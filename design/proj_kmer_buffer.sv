==> flow/design.v <==
package proj_pkg;
    parameter BASE_LEN = 2;
    parameter KMER_LEN = 16;
    parameter FRAG_LEN = 256;
    parameter ONE_HOT_LEN = 4;
    parameter FM_DATA_BITS = BASE_LEN;
    parameter FM_BUFFER_COUNT = 2;
    parameter FM_RAMS_COUNT = 8;
    parameter FM_ENTRIES_COUNT = 128;
    parameter FM_OFFSET_COUNT = 32;
    parameter FM_BUFFER_SIZE = FM_RAMS_COUNT * FM_ENTRIES_COUNT * FM_OFFSET_COUNT;
    parameter FM_EXTENDER_FRAG_LEN_BITS = BASE_LEN * FRAG_LEN;
    parameter INDICE_LEN = $clog2(FM_BUFFER_SIZE);
    parameter SIGNED_INDICE_LEN = INDICE_LEN+1;
    parameter KMER_BUFFER_BITS = BASE_LEN;
    parameter KMER_BUFFER_LEN = KMER_LEN;
    parameter SORTER_EXTENDER_INDICES_COUNT = 256;
    parameter HASHER_SORTER_SIGNATURE = 32;
    parameter SORTER_POSITION_LEN = $clog2(SORTER_EXTENDER_INDICES_COUNT);
    parameter POSITION_LEN = SORTER_POSITION_LEN;
    typedef struct packed {
    logic [HASHER_SORTER_SIGNATURE-1:0] signature;
    logic [INDICE_LEN-1:0]  index;
    } signature_index_pack;
    parameter EXTENDER_OUT_PART_COUNT = 2;
    parameter EXTENDER_OUT_PART_LEN = EXTENDER_OUT_PART_COUNT * BASE_LEN;
    parameter EXTENDER_OUT_PART_LEN_ONE_HOT = EXTENDER_OUT_PART_COUNT * ONE_HOT_LEN;
endpackage
`timescale 1ns / 1ps
import proj_pkg::*;   
module proj_kmer_buffer #(
    parameter DATA_BITS = proj_pkg::KMER_BUFFER_BITS,     
    parameter KMER_LEN = proj_pkg::KMER_BUFFER_LEN,     
    parameter OUT_KMER = KMER_LEN * DATA_BITS   
)(
    input wire clk,              
    input wire rst_n,            
    input wire [DATA_BITS-1:0] in_data,   
    output wire [KMER_LEN-1:0][DATA_BITS-1:0] out_kmer,   
    input  wire start_over,      
    output logic full            
);
    logic [KMER_LEN-1:0][DATA_BITS-1:0] kmer_buffer;      
    logic [KMER_LEN-1:0][DATA_BITS-1:0] kmer_buffer_nxt;  
    logic [$clog2(KMER_LEN)-1:0] buffer_count;            
    logic [$clog2(KMER_LEN)-1:0] buffer_count_nxt;        
    assign buffer_count_nxt = buffer_count + 1'b1;
    assign buffer_full = (buffer_count == KMER_LEN - 1) ? 1'b1 : 1'b0;
    assign full = buffer_full;
    generate
        for (genvar i = 1; i < KMER_LEN; i++) begin
          assign kmer_buffer_nxt[0] = in_data;            
          assign kmer_buffer_nxt[i] = kmer_buffer[i-1];   
        end
    endgenerate
    assign out_kmer = kmer_buffer;
    always_ff @(posedge clk or negedge rst_n) begin
        if (~rst_n) begin
          kmer_buffer <= '0;   
        end else if (start_over) begin
          kmer_buffer <= '0;   
        end else begin
          kmer_buffer <= kmer_buffer_nxt;   
        end
    end
    always_ff @(posedge clk or negedge rst_n) begin
        if (~rst_n) begin
          buffer_count <= '0;   
        end else if (start_over) begin
          buffer_count <= '0;   
        end else if (buffer_full) begin
          buffer_count <= buffer_count;   
        end else begin
          buffer_count <= buffer_count_nxt;   
        end
    end
endmodule
From RTL to reports: proj_kmer_buffer
The steps from the RTL of proj_kmer_buffer to its reports follow in flow order.
Line numbers count from 1 in the design file above.
Operators carry their Yosys type and port widths (W data, S select, Z words).
Cell names lack the library's common part.
The mark -- stands for no value.
- top: proj_kmer_buffer
- clock: clk
- library: sky130hd
- corner: tt_025C_1v80

Elaborated design
Yosys after proc, flatten, opt, wreduce and memory -nomap, before mapping. Memory bits, and registers merged into a memory's read port (data or address), are not among the register bits. Print and check cells are not counted. Equal cells are merged and count once.
- $add $sub $neg at 1
- equal/unequal tests: 2
- noted muxes and demuxes: 4
- operators with widths (kind ; count):
    $mux W32 ; 1
    $mux W4 ; 2
    $add A4 B1 Y4 const B ; 1
    $eq A4 B4 Y1 const B ; 1
    $ne A2 B2 Y1 const B ; 1
    $mux W1 ; 1
- bits of input ports at 5
- output and inout bits at 33
- bits in registers at 36

Longest topological paths
Yosys ltp: most cells in a row. Word level: on the elaborated netlist, between registers, memories and ports. Mapped: between sequential cells and ports; inverters and the memories' decode and read muxes count.
- noted depth after elaboration: 4
- ABC_AREA at 0
- gate-level depth with buffers: 3

Mapped cells and area
Source: synth_stat.txt of the flow (Yosys; design flattened, memories mapped). It holds for the ABC_AREA given above (unset counts as 0); a run with the other value may have another netlist.
- synthesis area: 0.0012912 mm²
- buffer cells: 3
- mapped flip-flops: 36
- noted area of sequential cells: 0.0009009 mm²
- cell count at 86
- cell types (cell type ; count ; total area (µm²)):
    dfrtp_1 ; 36 ; 900.864
    nor2b_1 ; 21 ; 131.376
    nor2b_2 ; 7 ; 61.309
    and2b_1 ; 5 ; 37.536
    buf_6 ; 3 ; 33.782
    nor3_4 ; 1 ; 16.266
    a211oi_2 ; 1 ; 12.512
    ha_1 ; 1 ; 12.512
    nand2b_1 ; 2 ; 12.512
    and3_4 ; 1 ; 11.261
    and3b_2 ; 1 ; 10.01
    mux2i_1 ; 1 ; 10.01
    a21oi_2 ; 1 ; 8.758
    a31o_2 ; 1 ; 8.758
    and3_2 ; 1 ; 7.507
    a31oi_1 ; 1 ; 6.256
    nand4_1 ; 1 ; 6.256
    nor2_1 ; 1 ; 3.754

Timing after synthesis
OpenSTA on the mapped netlist: ideal clock, no wires. The path of least setup slack (recovery checks aside). Input and output delay are each 20% of the period. Register names are those of the netlist, which keeps one name where synthesis merged equal registers.
- path kind: register to output
- start: register buffer_count[0]
- end: output port full
- clock period: 1.36 ns
- noted external output delay: 0.272 ns
- noted path slack: 0.268 ns
- arrival at 0.820 ns
- path delay at 0.820 ns
- data required time: 1.088 ns
- noted driving pins on the path: 3
- synthesis period reached: 1.092 ns
"path delay" = arrival - input delay + setup time.
A path that ends at an output port has no setup time.
"driving pins on the path" counts driving pins, that of a launching flip-flop among them; a cell with two outputs on the path counts twice.
"synthesis period reached" = period - worst setup slack (recovery checks aside). The figure is calculated, with input and output delays left at 20% of the set period.
Between the ends stands the longest chain of elaborated cells between them, by number of cells; it is not shown to be the way that was timed. Of several equally long chains one is given.
Each line given opens the expression or statement behind the cell; cells for indexed reads and writes are added by Yosys, which also makes memories of some case tables.
A register here has more assigning lines than the two given.
- cells stage by stage: dfrtp_1 ha_1 and3_4
- noted length of the longest elaborated chain: 2
- noted elaborated cells on any way between the ends: 2
- classes of those cells: eq/ne: 1; mux: 1
- ends and longest elaborated chain, post-synthesis (item ; RTL line ; text):
    from (decl) ; 45 ; logic [$clog2(KMER_LEN)-1:0] buffer_count;
    from (assign) ; 72 ; buffer_count <= buffer_count;
    from (assign) ; 74 ; buffer_count <= buffer_count_nxt;
    $eq A4 B4 Y1 ; 48 ; assign buffer_full = (buffer_count == KMER_LEN - 1) ? 1'b1 : 1'b0;
    $mux W1 ; 48 ;
    to (decl) ; 41 ; output logic full

Worst path after layout
From the final timing report of job 2: the path of least setup slack in the routed layout; clock arrival at registers is part of the times.
- path kind: register to output
- start: register buffer_count[1]
- end: output port full
- data required time: 0.87 ns
- noted path slack: -0.24 ns
- noted external output delay: 0.22 ns
- clock period: 1.09 ns
- arrival at 1.12 ns
- noted driving pins on the path: 4
Between the ends stands the longest chain of elaborated cells between them, by number of cells; it is not shown to be the way that was timed. Of several equally long chains one is given.
A register here has more assigning lines than the two given.
- cells stage by stage: dfrtp_1 ha_2 and3_4 buf_6
- noted length of the longest elaborated chain: 2
- noted elaborated cells on any way between the ends: 2
- classes of those cells: eq/ne: 1; mux: 1
- ends and longest elaborated chain, after layout (item ; RTL line ; text):
    from (decl) ; 45 ; logic [$clog2(KMER_LEN)-1:0] buffer_count;
    from (assign) ; 72 ; buffer_count <= buffer_count;
    from (assign) ; 74 ; buffer_count <= buffer_count_nxt;
    $eq A4 B4 Y1 ; 48 ; assign buffer_full = (buffer_count == KMER_LEN - 1) ? 1'b1 : 1'b0;
    $mux W1 ; 48 ;
    to (decl) ; 41 ; output logic full

## Implementation results

proj_kmer_buffer through Yosys and OpenROAD on sky130hd: 2 stored runs, unordered, with their settings and measured results. The constraints put input and output delay at 20% of the set period each and load the outputs with 0.01 pF.
"period reached": clock period set for the run, less the worst setup slack. It is reckoned from that one timing run; input and output delays stay at 20% of the period that was set.
"power consumption" is the tool's figure for a default switching activity; nothing was simulated.

Job 1
Settings were period_ns = 1.21; CORE_UTILIZATION = 58; PLACE_DENSITY_LB_ADDON = 0.13; CORE_ASPECT_RATIO = 1.19; CORE_MARGIN = 7; CELL_PAD_IN_SITES_GLOBAL_PLACEMENT = 2; CELL_PAD_IN_SITES_DETAIL_PLACEMENT = 0; GPL_TIMING_DRIVEN = 1; CTS_CLUSTER_SIZE = 99; CTS_CLUSTER_DIAMETER = 98; CAP_MARGIN = 20; SLEW_MARGIN = 20
- did not finish, placement stopped with FLW-0024

Job 2
Settings were period_ns = 1.09; CORE_UTILIZATION = 23; PLACE_DENSITY_LB_ADDON = 0.24; CORE_MARGIN = 5; CELL_PAD_IN_SITES_GLOBAL_PLACEMENT = 1; TNS_END_PERCENT = 10; GPL_ROUTABILITY_DRIVEN = 0; CTS_CLUSTER_SIZE = 86; MAX_ROUTING_LAYER = met5; CAP_MARGIN = 20; SLEW_MARGIN = 20
- setup slack of the worst path at -0.245 ns
- period reached: 1.335 ns
- total die area at 0.0072123 mm²
- utilization at 0.324
- post-synthesis cell area: 0.0012912 mm²
- noted the summed negative setup slack: -0.620 ns
- power consumption at 2390 uW
- noted the standard-cell area of the final layout: 0.001773 mm²
