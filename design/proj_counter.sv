==> flow/design.v <==
package proj_pkg;
    parameter BASE_LEN = 2;
    parameter KMER_LEN = 16;
    parameter FRAG_LEN = 256;
    parameter ONE_HOT_LEN = 4;
    parameter FM_DATA_BITS = BASE_LEN;
    parameter FM_BUFFER_COUNT = 2;
    parameter FM_RAMS_COUNT = 8;
    parameter FM_ENTRIES_COUNT = 128;
    parameter FM_OFFSET_COUNT = 32;
    parameter FM_BUFFER_SIZE = FM_RAMS_COUNT * FM_ENTRIES_COUNT * FM_OFFSET_COUNT;
    parameter FM_EXTENDER_FRAG_LEN_BITS = BASE_LEN * FRAG_LEN;
    parameter INDICE_LEN = $clog2(FM_BUFFER_SIZE);
    parameter SIGNED_INDICE_LEN = INDICE_LEN+1;
    parameter KMER_BUFFER_BITS = BASE_LEN;
    parameter KMER_BUFFER_LEN = KMER_LEN;
    parameter SORTER_EXTENDER_INDICES_COUNT = 256;
    parameter HASHER_SORTER_SIGNATURE = 32;
    parameter SORTER_POSITION_LEN = $clog2(SORTER_EXTENDER_INDICES_COUNT);
    parameter POSITION_LEN = SORTER_POSITION_LEN;
    typedef struct packed {
    logic [HASHER_SORTER_SIGNATURE-1:0] signature;
    logic [INDICE_LEN-1:0]  index;
    } signature_index_pack;
    parameter EXTENDER_OUT_PART_COUNT = 2;
    parameter EXTENDER_OUT_PART_LEN = EXTENDER_OUT_PART_COUNT * BASE_LEN;
    parameter EXTENDER_OUT_PART_LEN_ONE_HOT = EXTENDER_OUT_PART_COUNT * ONE_HOT_LEN;
endpackage
import proj_pkg::*;   
module proj_counter
#(
    parameter INDICE_LEN = proj_pkg::INDICE_LEN
)
(
    output wire [INDICE_LEN-1:0] index,
    output logic finished_count,
    input wire clk,
    input wire rst_n,
    input wire start
);
    logic [INDICE_LEN-1:0] out_index;
    logic end_of_count;
    logic [INDICE_LEN-1:0] idx_next;
    logic rst_index;
    logic count_enabled;
    logic start_prev;
    assign end_of_count = (out_index == (FM_BUFFER_SIZE-1)) ? 1'b1 : 1'b0;
    assign finished_count = end_of_count;
    assign idx_next = (count_enabled & ~end_of_count) ? out_index + 1'b1 : out_index;
    assign rst_index = end_of_count | (~rst_n);
    assign index = out_index;
    always_ff @(posedge clk or negedge rst_n) begin
        if (~rst_n) begin
            out_index <= '0;
            count_enabled <= 1'b0;
            start_prev <= 1'b0;
        end else begin
            start_prev <= start;
            if (rst_index) begin
                out_index <= '0;
                count_enabled <= 1'b0;
            end else if (start & ~start_prev) begin
                count_enabled <= 1'b1;
                out_index <= '0;
            end else if (count_enabled) begin
                out_index <= idx_next;
            end
        end
    end
endmodule
## Tool chain data of proj_counter

The steps from the RTL of proj_counter to its reports follow in flow order.
Line numbers count from 1 in the design file above.
Cell names lack the library's common part.
Not given: --

| design | value |
|---|---|
| design top | proj_counter |
| clock input | clk |
| library | sky130hd |
| timing corner | tt_025C_1v80 |

## Word-level counts

Source: Yosys, flattened and elaborated, memories not mapped. Widths are those after wreduce. Registers that Yosys merges into a memory's read port (data or address) are not register bits. Print and check cells do not count. Equal cells are merged and count once.

| cells by class | value |
|---|---|
| add/sub/neg operators | 1 |
| bitwise operators | 6 |
| multiplexer cells | 7 |
| eq/ne operators | 1 |
| reduce/logical cells | 4 |

Operators by type and width:

| operator | number |
|---|---|
| 15-bit 2-to-1 mux | 4 |
| 15-bit by 1-bit adder with 15-bit output with constant B | 1 |
| 15-bit == test with constant B | 1 |
| 3-bit nonzero test | 2 |
| 1-bit inverter | 3 |
| 1-bit 2-to-1 mux | 3 |
| 1-bit bitwise AND | 2 |
| 2-bit AND reduction | 1 |
| 2-bit nonzero test | 1 |
| 1-bit OR | 1 |

| word-level totals | value |
|---|---|
| input port bits | 3 |
| register bits after elaboration | 17 |

## Depth

Longest topological path by Yosys (ltp), each cell counted once; first at word level (registers and memories cut), then after technology mapping (sequential cells cut; the memories' decode and read muxes count).

| depth | value |
|---|---|
| depth in word-level cells | 8 |
| ABC_AREA | 0 |
| mapped depth | 6 |
| depth with buffers taken out | 5 |

## Mapped cells and area

Yosys stat after the flow's synthesis: flattened, memories mapped to cells. It holds for the ABC_AREA given above (unset counts as 0); a run with the other value may have another netlist.
The area totals of this step are shown rounded.

| synthesis totals | value |
|---|---|
| sequential area | 430 um^2 |
| mapped flip-flops | 17 |
| buffers | 3 |
| cell count | 83 |
| cell area after synthesis | 860 um^2 |

Cells by type:

| cell type | number | area in all (um^2) |
|---|---|---|
| dfrtp_1 | 17 | 425.408 |
| xnor2_1 | 9 | 78.826 |
| nor2_1 | 19 | 71.318 |
| xor2_1 | 4 | 35.034 |
| nand2_1 | 7 | 26.275 |
| nand4_4 | 1 | 21.27 |
| nor4_4 | 1 | 21.27 |
| nand3_1 | 4 | 20.019 |
| nand3b_4 | 1 | 20.019 |
| nand4_1 | 3 | 18.768 |
| nor4_1 | 3 | 18.768 |
| buf_8 | 1 | 15.014 |
| nor3_1 | 3 | 15.014 |
| ha_1 | 1 | 12.512 |
| nand2b_1 | 2 | 12.512 |
| nand4_2 | 1 | 12.512 |
| buf_2 | 2 | 10.01 |
| mux2i_1 | 1 | 10.01 |

Not listed: further types 3, cells in them 3.

## Path before layout

Path of least setup slack by OpenSTA after synthesis, without wires, with an ideal clock, recovery checks aside; 20% of the period is set as input and as output delay. Where synthesis merged equal registers, the netlist keeps one of their names.

| path after synthesis | value |
|---|---|
| kind | flip-flop to flip-flop |
| start | register out_index[8] |
| end | register out_index[13] |
| arrival time | 1.430 ns |
| setup time | 0.119 ns |
| setup slack | 0.042 ns |
| buffers on the path | 1 |
| period | 1.59 ns |
| time at the first pin | 0.000 ns |
| stages | 6 |
| path delay | 1.549 ns |
| synthesis period reached | 1.548 ns |

"path delay" is the arrival time less input delay plus setup time.
"stages" counts driving pins, that of a launching flip-flop among them; a cell with two outputs on the path counts twice.
"synthesis period reached" = period - worst setup slack (recovery checks aside). The figure is calculated, with input and output delays left at 20% of the set period.
The rows between start and end are the longest chain of elaborated cells between them; the timing report does not say that the signal goes this way. Where chains are equally long, one stands for them.
Each line given opens the expression or statement behind the cell; cells for indexed reads and writes are added by Yosys, which also makes memories of some case tables.
At most two assigning lines are given for a register; there are more.

| between the ends, after synthesis | value |
|---|---|
| cell sequence | dfrtp_1 -> nand4_2 -> nor4_4 -> nand3b_4 -> buf_8 -> nor2_1 |
| cells in the longest elaborated chain | 8 |
| elaborated cells between the ends (all ways) | 13 |
| source lines of those cells | 6 |
| those cells by class | 1 x add/sub; 1 x eq/ne; 5 x mux; 3 x logic; 3 x reduce/logical |

RTL lines, path after synthesis:

| item | RTL line | text |
|---|---|---|
| from (decl) | 41 | `logic [INDICE_LEN-1:0] out_index;` |
| from (assign) | 54 | `out_index <= '0;` |
| from (assign) | 66 | `out_index <= idx_next;` |
| 15-bit == test | 47 | `assign end_of_count = (out_index == (FM_BUFFER_SIZE-1)) ? 1'b1 : 1'b0;` |
| 1-bit 2-to-1 mux | 47 |  |
| 1-bit inverter | 49 | `assign idx_next = (count_enabled & ~end_of_count) ? out_index + 1'b1 : out_index;` |
| 1-bit bitwise AND | 49 |  |
| 15-bit 2-to-1 mux | 49 |  |
| 15-bit 2-to-1 mux | 65 | `end else if (count_enabled) begin` |
| 15-bit 2-to-1 mux | 62 | `end else if (start & ~start_prev) begin` |
| 15-bit 2-to-1 mux | 59 | `if (rst_index) begin` |
| to (assign) | 60 | `out_index <= '0;` |
| to (assign) | 66 |  |
| to (decl) | 41 |  |

Some nets on the timed path still bear RTL names; the line given drives or declares the net.

Named nets, after synthesis:

| net | RTL line |
|---|---|
| finished_count | 47 |

## Worst path after layout

Path of least setup slack in the final report of record 1 (OpenROAD, finished layout, wires in). Where an end is a register, its clock arrival counts in the times.

| path after layout | value |
|---|---|
| kind | flip-flop to output port |
| start | register out_index[10] |
| end | output port finished_count |
| setup slack | -0.54 ns |
| buffers on the path | 1 |
| time at the first pin | 0.26 ns |
| period | 0.945 ns |
| arrival time | 1.30 ns |
| stages | 4 |

The rows between start and end are the longest chain of elaborated cells between them; the timing report does not say that the signal goes this way. Where chains are equally long, one stands for them.
At most two assigning lines are given for a register; there are more.

| between the ends, after layout | value |
|---|---|
| cell sequence | dfrtp_1 -> nand4_2 -> nor4_4 -> buf_2 |
| cells in the longest elaborated chain | 2 |
| elaborated cells between the ends (all ways) | 2 |
| source lines of those cells | 1 |
| those cells by class | 1 x eq/ne; 1 x mux |

RTL lines, path after layout:

| item | RTL line | text |
|---|---|---|
| from (decl) | 41 | `logic [INDICE_LEN-1:0] out_index;` |
| from (assign) | 54 | `out_index <= '0;` |
| from (assign) | 66 | `out_index <= idx_next;` |
| 15-bit == test | 47 | `assign end_of_count = (out_index == (FM_BUFFER_SIZE-1)) ? 1'b1 : 1'b0;` |
| 1-bit 2-to-1 mux | 47 |  |
| to (decl) | 36 | `output logic finished_count,` |

--- measured runs ---
Design proj_counter on sky130hd. What follows are 2 stored runs of the flow, each under its own settings; their order means nothing. The constraints put input and output delay at 20% of the set period each and load the outputs with 0.01 pF.
"achieved period" = clock period - worst setup slack. The figure is calculated, with input and output delays left at 20% of the set period.
By "worst setup path time" is meant the share of the clock period that the worst setup path is allowed (20% is reserved at inputs, 20% at outputs), minus its slack. Clock arrival times at its registers enter into it.
"total power after layout" rests on the timing tool's default activity at the inputs, not on a simulated workload.
The measured numbers are rounded.

#### Record 1

| setting | value |
|---|---|
| period_ns | `0.945` |
| CORE_UTILIZATION | `17` |
| PLACE_DENSITY_LB_ADDON | `0.21` |
| CORE_MARGIN | `10` |
| CELL_PAD_IN_SITES_GLOBAL_PLACEMENT | `1` |
| TNS_END_PERCENT | `50` |
| ABC_AREA | `0` |
| CTS_CLUSTER_DIAMETER | `348` |
| CAP_MARGIN | `10` |
| SLEW_MARGIN | `35` |

| result | value |
|---|---|
| std-cell area (final layout) | 1,500 um^2 |
| lowest hold slack | 0.41 ns |
| achieved period | 1.490 ns |
| die size | 8,300 um^2 |
| worst setup path time | 1.30 ns |
| critical path type | flip-flop to output port |
| mapped cell area after synthesis | 860 um^2 |
| total power after layout | 1.4 mW |
| setup slack of the worst path | -0.54 ns |
| summed negative setup slack | -10 ns |

#### Record 2

| setting | value |
|---|---|
| period_ns | `2.37` |
| CORE_UTILIZATION | `17` |
| SETUP_SLACK_MARGIN | `0.33` |
| PLACE_DENSITY_LB_ADDON | `0.1` |
| CORE_MARGIN | `4` |
| ABC_AREA | `0` |
| CTS_CLUSTER_SIZE | `51` |
| CAP_MARGIN | `30` |
| MAX_ROUTING_LAYER | `met5` |
| SLEW_MARGIN | `20` |

| result | value |
|---|---|
| std-cell area (final layout) | 1,200 um^2 |
| lowest hold slack | 0.58 ns |
| achieved period | 1.897 ns |
| die size | 6,300 um^2 |
| worst setup path time | 1.42 ns |
| critical path type | flip-flop to output port |
| mapped cell area after synthesis | 860 um^2 |
| total power after layout | 0.55 mW |
| setup slack of the worst path | 0.47 ns |
| summed negative setup slack | 0.000 ns |
--- end ---
